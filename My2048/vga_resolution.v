==> flow/design.v <==
`timescale 1ns / 1ps
module vga_resolution(
		input wire clk,   
		output reg Hsync,   
		output reg Vsync,   
		output reg[9:0] hc,   
		output reg[9:0] vc,    
		output reg vidon    
    );
	parameter h_pixel = 800;  
	parameter h_total = 521;  
	parameter hbp = 144;    
	parameter hfp = 784;   
	parameter vbp = 31;    
	parameter vfp = 511;  
	reg vs_enable;
	always @(posedge clk)
	begin
		if (hc == h_pixel - 1)
		begin
			hc <= 0;
			vs_enable <= 1;
		end
		else
		begin
			hc <= hc + 1;
			vs_enable <= 0;
		end
	end
	always @(posedge clk)
	begin
		if (vs_enable == 1)
		begin
			if (vc == h_total - 1)
			begin
				vc <= 0;
			end
			else
				vc <= vc + 1;
		end
	end
	always @(*)
	begin
		if (hc < 96)
			Hsync = 0;
		else
			Hsync = 1;
	end
	always @(*)
	begin
		if (vc < 2)
			Vsync = 0;
		else
			Vsync = 1;
	end
	always @(*)
	begin
		if ((hc > hbp) && (hc < hfp) && (vc > vbp) && (vc < vfp))
		begin
			vidon = 1;
		end
		else
			vidon = 0;
	end
endmodule
Step by step through the tools: vga_resolution

What the tools print for vga_resolution, step after step.
Lines are those of the file above, counted from 1.
Operators: Yosys type, input widths -> output width; for muxes data width and select width s.
Library cell names are shortened.
The mark n/a stands for no value.

Top module: vga_resolution
Clock port: clk
Cell library: sky130hd
Corner: tt_025C_1v80

Word-level counts

Yosys after proc, flatten, opt, wreduce and memory -nomap, before mapping. Enables and synchronous resets that opt folds into registers are not counted as muxes. Memory bits, and registers merged into a memory's read port (data or address), are not among the register bits. Print and check cells are not counted. Equal cells are merged and count once.

Eq/ne operators: 2
Mux-type cells: 4
Reductions and logical operators: 3
$add $sub $neg: 2
$lt $le $gt $ge: 6

Operators with widths:

| operator              | count |
| $add 10x1->10 const B | 2 |
| $eq 10x10->1 const B  | 2 |
| $lt 10x10->1 const B  | 1 |
| $lt 10x2->1 const B   | 1 |
| $gt 10x5->1 const B   | 1 |
| $lt 10x7->1 const B   | 1 |
| $gt 10x8->1 const B   | 1 |
| $lt 10x9->1 const B   | 1 |
| $mux 1                | 4 |
| $logic_and 1x1->1     | 3 |

Register bits after elaboration: 21
Elaborated cells: 20

Logic depth

Longest topological path by Yosys (ltp), each cell counted once; first at word level (registers and memories cut), then after technology mapping (sequential cells cut; the memories' decode and read muxes count).

Word-level depth: 5
ABC_AREA: 0
Gate-level depth with buffers: 5

Synthesis result

Yosys stat after the flow's synthesis: flattened, memories mapped to cells. It holds for the ABC_AREA given above (unset counts as 0); a run with the other value may have another netlist.
Totals and module areas in this step are rounded.

Cell area after synthesis: 1070 µm²
Flip-flop cells: 21
Standard cells after synthesis: 104
Sequential part of the area: 520 µm²
Buffer cells: 0

Cells by type:

| cell type | count | area in all (µm²) |
| edfxtp_1  | 10    | 300.288 |
| dfxtp_1   | 11    | 220.211 |
| xnor2_1   | 8     | 70.067 |
| ha_1      | 4     | 50.048 |
| nand3_1   | 8     | 40.038 |
| xor2_1    | 4     | 35.034 |
| nor2_1    | 9     | 33.782 |
| nor3_4    | 2     | 32.531 |
| or3_1     | 5     | 31.28 |
| inv_1     | 8     | 30.029 |
| nand4_1   | 4     | 25.024 |
| o21ai_0   | 4     | 20.019 |
| nand2_1   | 5     | 18.768 |
| a21oi_1   | 3     | 15.014 |
| and3_1    | 2     | 12.512 |
| nor2b_1   | 2     | 12.512 |
| or4_4     | 1     | 11.261 |
| or4bb_1   | 1     | 11.261 |

Other cell types: 12; their cells: 13.

Timing after synthesis

OpenSTA on the mapped netlist: ideal clock, no wires. The path of least setup slack (recovery checks aside). Input and output delay are each 20% of the period. Register names are those of the netlist, which keeps one name where synthesis merged equal registers.

Path type: register to register
From: register vc[0]
To: register vc[9]
Driving pins on the path: 6
Buffers on the path: 0
Data required time: 1446 ps
Arrival time: 1439 ps
Delay of the path: 1703 ps
Clock period: 1710 ps
Slack: 7 ps
Synthesis period reached: 1703 ps

"delay of the path" is the arrival time less input delay plus setup time.
"driving pins on the path": output pins that drive a net of the path, with the launching flip-flop's if there is one; two outputs of one cell count as two.
"synthesis period reached" is the clock period less the worst setup slack; recovery checks do not enter. This is arithmetic on one report: input and output delays are still those of the set period (20% each).
The rows between start and end are the longest chain of elaborated cells between them; the timing report does not say that the signal goes this way. Where chains are equally long, one stands for them.
A line is the first line of the expression or statement that the cell stems from. Yosys adds cells for indexed reads and writes and turns some case tables into memories.

Cells stage by stage: edfxtp_1 -> inv_1 -> ha_1 -> or4bb_1 -> o21ai_0 -> mux2i_1
Length of the longest elaborated chain: 1
Elaborated cells on any way between the ends: 2
RTL lines with such cells: 2
Classes of those cells: 1 x add/sub; 1 x eq/ne

RTL lines, path after synthesis:

| element         | RTL line | source |
| start, declared | 7        | `output reg[9:0] vc,` |
| start, assigned | 36       | `vc <= 0;` |
| start, assigned | 39       | `vc <= vc + 1;` |
| $add 10x1->10   | 39       |  |
| end, assigned   | 36       |  |
| end, assigned   | 39       |  |
| end, declared   | 7        |  |

Worst path after layout

Path of least setup slack in the final report of job 1 (OpenROAD, finished layout, wires in). Where an end is a register, its clock arrival counts in the times.
The path's times are printed in steps of 10 ps; the period is the one set.

Path type: register to output
From: register vc[5]
To: output vidon
Clock period: 2170 ps
Arrival time: 1650 ps
Data required time: 1740 ps
Slack: 90 ps
Buffers on the path: 1
Driving pins on the path: 5

The rows between start and end are the longest chain of elaborated cells between them; the timing report does not say that the signal goes this way. Where chains are equally long, one stands for them.

Cells stage by stage: edfxtp_1 -> or4_4 -> o211a_1 -> o31a_1 -> buf_2
Length of the longest elaborated chain: 4
Elaborated cells on any way between the ends: 5
RTL lines with such cells: 1
Classes of those cells: 2 x compare; 1 x mux; 2 x reduce/logical

RTL lines, path post-layout:

| element              | RTL line | source |
| start, declared      | 7        | `output reg[9:0] vc,` |
| start, assigned      | 36       | `vc <= 0;` |
| start, assigned      | 39       | `vc <= vc + 1;` |
| $gt 10x5->1          | 58       | `if ((hc > hbp) && (hc < hfp) && (vc > vbp) && (vc < vfp))` |
| $logic_and 1x1->1 x2 | 58       |  |
| $mux 1               | 58       |  |
| end, declared        | 8        | `output reg vidon` |

# Flow runs of vga_resolution

Measured data: module vga_resolution, platform sky130hd, 2 stored runs of the flow under differing settings, order arbitrary. Input and output delays are each 20% of the period that was set; the output load is 0.01 pF.
"achieved period" = clock period - worst setup slack. The figure is calculated, with input and output delays left at 20% of the set period.
"critical path time" means the part of the period allowed to the worst setup path (the constraints hold back 20% at inputs and 20% at outputs) less its slack; where the path has registers, the arrival times of their clocks count too.
"critical path time" is known to 10 ps.
The results are shown rounded.
A setting shown as n/a is not set for that run.

| item                               | job 1              | job 2              |
| period_ns                          | 2.17               | 2.56               |
| CAP_MARGIN                         | 20                 | 10                 |
| CORE_MARGIN                        | 2                  | 8                  |
| CORE_UTILIZATION                   | 40                 | 38                 |
| SLEW_MARGIN                        | 20                 | 20                 |
| SETUP_SLACK_MARGIN                 | n/a                | -0.06              |
| PLACE_DENSITY_LB_ADDON             | n/a                | 0.07               |
| CELL_PAD_IN_SITES_GLOBAL_PLACEMENT | n/a                | 2                  |
| critical path time (ps)            | 1650               | 2020               |
| class of the worst setup path      | register to output | register to output |
| cell area after synthesis (µm²)    | 1070               | 1070               |
| smallest setup slack (ps)          | 85                 | 28                 |
| full die area (µm²)                | 3090               | 4760               |
| summed negative setup slack (ps)   | 0                  | 0                  |
| post-layout utilization            | 0.597              | 0.53               |
| achieved period (ps)               | 2085               | 2532               |
